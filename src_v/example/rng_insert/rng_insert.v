==> flow/design.v <==
module rng_insert #(
    parameter BITWIDTH = 8,
    parameter BITWIDTHLOG2 = 3,  
    parameter FBITWIDTH = 4  
)(
    input iClk,  
    input iRstN,  
    input iClr,  
    input iEn,  
    input [BITWIDTH-1:0] iWindow, 
    input [FBITWIDTH-1:0] iProb,  
    input [BITWIDTHLOG2-1:0] iWINLOG2,  
    input iA,  
    output out  
    );
    wire [FBITWIDTH-1:0] half;  
    reg signed [BITWIDTH-1:0] cnt;  
    reg state;  
    wire signed [BITWIDTH+FBITWIDTH-2:0] mult;  
    wire signed [BITWIDTH+2:0] target;  
    reg [BITWIDTH-1:0] cntBit;  
    wire [FBITWIDTH-1:0] prob;  
    wire polarity;  
    assign polarity = (half > iProb);
    assign half = {1'b0,1'b1,{(FBITWIDTH-2){1'b0}}};  
    assign prob = polarity ? (half - iProb) : (iProb-half);  
    assign mult = (prob << (iWINLOG2));  
    assign target = mult[BITWIDTH+FBITWIDTH-2:FBITWIDTH-1];  
    wire [BITWIDTH-1:0] winStart;  
    assign winStart = iWindow-1;
    wire check;  
    assign check = cntBit == 0 && target != 0;
    always@(posedge iClk or negedge iRstN) begin
        if(!iRstN) begin 
            state <= 0;  
        end else begin
            if(iEn) begin
                if(cnt != target | (check)) begin 
                    if(polarity) begin
                       state <= 0;
                    end else begin
                        state <= 1;
                    end
                end else begin
                    state <= iA;
                end
            end else begin
                state <= 0;
            end   
        end   
    end
    always@(posedge iClk or negedge iRstN) begin
        if(!iRstN) begin
            cnt <= 0;
            cntBit <= 0;
        end else begin
            if(iClr) begin
                cnt <= 0;
                cntBit <= 0;
            end
            else if(iEn) begin
                cntBit <= (cntBit == 0) ? winStart : cntBit - 1;
                    if(cnt != target) begin
                            cnt <= cnt + !(polarity ^ iA);
                    end else begin
                        if(check) begin
                            cnt <= !(polarity ^ iA);  
                        end else begin
                            cnt <= cnt;
                        end
                    end
            end else begin
                cnt <= 0;
                cntBit <= 0;
            end   
        end
    end
    assign out = state;  
endmodule
Tool chain data of rng_insert
What the tools print for rng_insert, step after step.
Lines are those of the file above, counted from 1.
Operators: Yosys type, input widths -> output width; for muxes data width and select width s.
Library cell names are shortened.
{"block": "inputs", "top_module": "rng_insert", "clock_port": "iClk", "cell_library": "sky130hd", "corner": "tt_025C_1v80"}

Word level
Yosys after proc, flatten, opt, wreduce and memory -nomap, before mapping. Memory bits, and registers merged into a memory's read port (data or address), are not among the register bits. Print and check cells are not counted. Equal cells are merged and count once.
{"block": "word_totals", "ff_bits": 17, "inputBits": 20, "output_inout_bits": 1, "wordCells": 29}
{"block": "op_classes", "add_sub_neg": 5, "n_cmp": 1, "eq_ne": 2, "shifts": 1, "mux": 11, "bitwise": 2, "reduce_logical": 4}
{"block": "op_table", "operator": "$mux 8", "n": 7}
{"block": "op_table", "operator": "$sub 8x1->8 const B", "n": 2}
{"block": "op_table", "operator": "$reduce_bool 11->1", "n": 1}
{"block": "op_table", "operator": "$shl 4x3->11", "n": 1}
{"block": "op_table", "operator": "$ne 8x9->1", "n": 1}
{"block": "op_table", "operator": "$add 8x1->8", "n": 1}
{"block": "op_table", "operator": "$logic_not 8->1", "n": 1}
{"block": "op_table", "operator": "$sub 3x4->4 const A", "n": 1}
{"block": "op_table", "operator": "$gt 3x4->1 const A", "n": 1}
{"block": "op_table", "operator": "$ne 4x2->1 const B", "n": 1}
{"block": "op_table", "operator": "$sub 4x3->4 const B", "n": 1}
{"block": "op_table", "operator": "$mux 4", "n": 1}
{"block": "op_table", "operator": "$mux 1", "n": 3}
{"block": "op_table", "operator": "$or 1x1->1", "n": 1}
{"block": "op_table", "operator": "$xor 1x1->1", "n": 1}
{"block": "op_table", "operator": "$logic_and 1x1->1", "n": 1}
{"block": "op_table", "operator": "$logic_not 1->1", "n": 1}

Depth
Longest topological path by Yosys (ltp), each cell counted once; first at word level (registers and memories cut), then after technology mapping (sequential cells cut; the memories' decode and read muxes count).
{"block": "depth", "word_depth": 9, "ABC_AREA": 0, "mapped_depth": 10, "depth_no_buf": 9}

Netlist
Yosys stat after the flow's synthesis: flattened, memories mapped to cells. It holds for the ABC_AREA given above (unset counts as 0); a run with the other value may have another netlist.
Totals and module areas in this step are rounded.
{"block": "types", "type": "dfrtp_1", "n": 17, "type_area_um2": 425.408}
{"block": "types", "type": "a21oi_1", "n": 15, "type_area_um2": 75.072}
{"block": "types", "type": "nor2_1", "n": 17, "type_area_um2": 63.811}
{"block": "types", "type": "xor2_1", "n": 6, "type_area_um2": 52.55}
{"block": "types", "type": "ha_1", "n": 4, "type_area_um2": 50.048}
{"block": "types", "type": "nand3_1", "n": 10, "type_area_um2": 50.048}
{"block": "types", "type": "nor2b_1", "n": 7, "type_area_um2": 43.792}
{"block": "types", "type": "nor3_1", "n": 7, "type_area_um2": 35.034}
{"block": "types", "type": "nand2b_1", "n": 5, "type_area_um2": 31.28}
{"block": "types", "type": "o22ai_1", "n": 5, "type_area_um2": 31.28}
{"block": "types", "type": "or3_1", "n": 5, "type_area_um2": 31.28}
{"block": "types", "type": "o21ai_0", "n": 6, "type_area_um2": 30.029}
{"block": "types", "type": "and3b_1", "n": 3, "type_area_um2": 26.275}
{"block": "types", "type": "nand2_1", "n": 7, "type_area_um2": 26.275}
{"block": "types", "type": "nand4b_1", "n": 3, "type_area_um2": 26.275}
{"block": "types", "type": "o311ai_0", "n": 3, "type_area_um2": 26.275}
{"block": "types", "type": "xnor2_1", "n": 3, "type_area_um2": 26.275}
{"block": "types", "type": "and2_1", "n": 4, "type_area_um2": 25.024}
Not listed: further types 41, cells in them 64.
{"block": "synth_totals", "cell_count": 191, "area_um2": 1560, "seqArea_um2": 425, "ff_cells": 17}

Worst setup path after synthesis
Path of least setup slack by OpenSTA after synthesis, without wires, with an ideal clock, recovery checks aside; 20% of the period is set as input and as output delay. Where synthesis merged equal registers, the netlist keeps one of their names.
{"block": "synth_path", "path_kind": "input to register", "start": "input iProb[0]", "end": "register cnt[6]", "tclk_ns": 2.71, "input_delay_ns": 0.542, "setup_ns": 0.096, "t_first_pin_ns": 0.542, "arrival_time_ns": 2.595, "t_required_ns": 2.614, "setup_slack_ns": 0.020, "path_delay_ns": 2.149, "stages": 10, "path_buffers": 1, "period_less_setup_slack_ns": 2.69}
"path_delay_ns" is the arrival time less input delay plus setup time.
"stages" counts driving pins, that of a launching flip-flop among them; a cell with two outputs on the path counts twice.
"period_less_setup_slack_ns" = period - worst setup slack (recovery checks aside). The figure is calculated, with input and output delays left at 20% of the set period.
Between the ends stands the longest chain of elaborated cells between them, by number of cells; it is not shown to be the way that was timed. Of several equally long chains one is given.
Each line given opens the expression or statement behind the cell; cells for indexed reads and writes are added by Yosys, which also makes memories of some case tables.
At most two assigning lines are given for a register; there are more.
{"block": "synth_via", "path_cell_list": "inv_1 ha_1 nor4b_1 or4_4 or4b_1 nand4b_1 or3_1 buf_6 o21ai_2 a311oi_2", "elab_chain_len": 9, "cells_between": 16, "cone_classes": "3 x add/sub; 1 x compare; 2 x eq/ne; 1 x shift; 5 x mux; 1 x logic; 3 x reduce/logical"}
{"block": "synth_rtl", "element": "start, declared", "line_no": 11, "text": "input [FBITWIDTH-1:0] iProb,"}
{"block": "synth_rtl", "element": "$sub 4x3->4", "line_no": 26, "text": "assign prob = polarity ? (half - iProb) : (iProb-half);"}
{"block": "synth_rtl", "element": "$mux 4", "line_no": 26}
{"block": "synth_rtl", "element": "$shl 4x3->11", "line_no": 27, "text": "assign mult = (prob << (iWINLOG2));"}
{"block": "synth_rtl", "element": "$reduce_bool 11->1", "line_no": 32}
{"block": "synth_rtl", "element": "$logic_and 1x1->1", "line_no": 32}
{"block": "synth_rtl", "element": "$mux 8", "line_no": 66, "text": "if(check) begin"}
{"block": "synth_rtl", "element": "$mux 8", "line_no": 63}
{"block": "synth_rtl", "element": "$mux 8", "line_no": 61, "text": "else if(iEn) begin"}
{"block": "synth_rtl", "element": "$mux 8", "line_no": 57, "text": "if(iClr) begin"}
{"block": "synth_rtl", "element": "end, assigned", "line_no": 64, "text": "cnt <= cnt + !(polarity ^ iA);"}
{"block": "synth_rtl", "element": "end, assigned", "line_no": 67, "text": "cnt <= !(polarity ^ iA);"}
{"block": "synth_rtl", "element": "end, declared", "line_no": 17, "text": "reg signed [BITWIDTH-1:0] cnt;"}

Worst path after layout
Path of least setup slack in the final report of record 1 (OpenROAD, finished layout, wires in). Where an end is a register, its clock arrival counts in the times.
{"block": "layout_path", "path_kind": "input to register", "start": "input iProb[1]", "end": "register cnt[6]", "tclk_ns": 3.78, "input_delay_ns": 0.76, "setup_ns": 0.10, "t_first_pin_ns": 0.76, "arrival_time_ns": 3.75, "t_required_ns": 3.92, "setup_slack_ns": 0.17, "stages": 10, "path_buffers": 1}
Between the ends stands the longest chain of elaborated cells between them, by number of cells; it is not shown to be the way that was timed. Of several equally long chains one is given.
At most two assigning lines are given for a register; there are more.
{"block": "layout_via", "path_cell_list": "clkdlybuf4s50_1 inv_1 ha_1 nor4b_1 or4_4 or4b_1 nand4b_1 or3_1 o21ai_2 a311oi_2", "elab_chain_len": 9, "cells_between": 16, "cone_classes": "3 x add/sub; 1 x compare; 2 x eq/ne; 1 x shift; 5 x mux; 1 x logic; 3 x reduce/logical"}
{"block": "layout_rtl", "element": "start, declared", "line_no": 11, "text": "input [FBITWIDTH-1:0] iProb,"}
{"block": "layout_rtl", "element": "$gt 3x4->1", "line_no": 24, "text": "assign polarity = (half > iProb);"}
{"block": "layout_rtl", "element": "$mux 4", "line_no": 26, "text": "assign prob = polarity ? (half - iProb) : (iProb-half);"}
{"block": "layout_rtl", "element": "$shl 4x3->11", "line_no": 27, "text": "assign mult = (prob << (iWINLOG2));"}
{"block": "layout_rtl", "element": "$reduce_bool 11->1", "line_no": 32}
{"block": "layout_rtl", "element": "$logic_and 1x1->1", "line_no": 32}
{"block": "layout_rtl", "element": "$mux 8", "line_no": 66, "text": "if(check) begin"}
{"block": "layout_rtl", "element": "$mux 8", "line_no": 63}
{"block": "layout_rtl", "element": "$mux 8", "line_no": 61, "text": "else if(iEn) begin"}
{"block": "layout_rtl", "element": "$mux 8", "line_no": 57, "text": "if(iClr) begin"}
{"block": "layout_rtl", "element": "end, assigned", "line_no": 64, "text": "cnt <= cnt + !(polarity ^ iA);"}
{"block": "layout_rtl", "element": "end, assigned", "line_no": 67, "text": "cnt <= !(polarity ^ iA);"}
{"block": "layout_rtl", "element": "end, declared", "line_no": 17, "text": "reg signed [BITWIDTH-1:0] cnt;"}

Below are 2 stored runs of the flow (Yosys, OpenROAD; platform sky130hd) on rng_insert, each with its settings and what was measured, unordered. Constraints: input delay and output delay 20% of the set period each, output load 0.01 pF.
By "clock_period_reached_ns" is meant the clock period of the run minus its worst setup slack. This is arithmetic on one report: input and output delays are still those of the set period (20% each).
"worst_setup_path_time_ns": the worst setup path's part of the clock period (all of it between registers, 20% less for each end at a port) less its slack. A launch clock that arrives late makes it longer, a capture clock that arrives late makes it shorter.
The results are shown rounded.

{"run": "record 1", "settings": { "period_ns": 3.78, "CORE_UTILIZATION": 16, "SETUP_SLACK_MARGIN": -0.27, "CORE_ASPECT_RATIO": 1.83, "CELL_PAD_IN_SITES_DETAIL_PLACEMENT": 2, "GPL_ROUTABILITY_DRIVEN": 0, "MIN_ROUTING_LAYER": "met1", "CAP_MARGIN": 20, "CORE_MARGIN": 2, "SLEW_MARGIN": 20 }, "results": { "post_synth_area_um2": 1560, "design.die.area_um2": 10600, "post_route_stdcell_area_um2": 1980, "final_setup_ws_ns": 0.171, "clock_period_reached_ns": 3.609, "worst_setup_path_time_ns": 2.85, "worst_setup_path_type": "input to register" }}
{"run": "record 2", "settings": { "period_ns": 1.9, "CAP_MARGIN": 20, "CORE_MARGIN": 2, "CORE_UTILIZATION": 40, "SLEW_MARGIN": 20 }, "results": { "post_synth_area_um2": 1560, "design.die.area_um2": 4410, "post_route_stdcell_area_um2": 2630, "final_setup_ws_ns": -0.407, "clock_period_reached_ns": 2.307, "worst_setup_path_time_ns": 1.93, "worst_setup_path_type": "input to register" }}
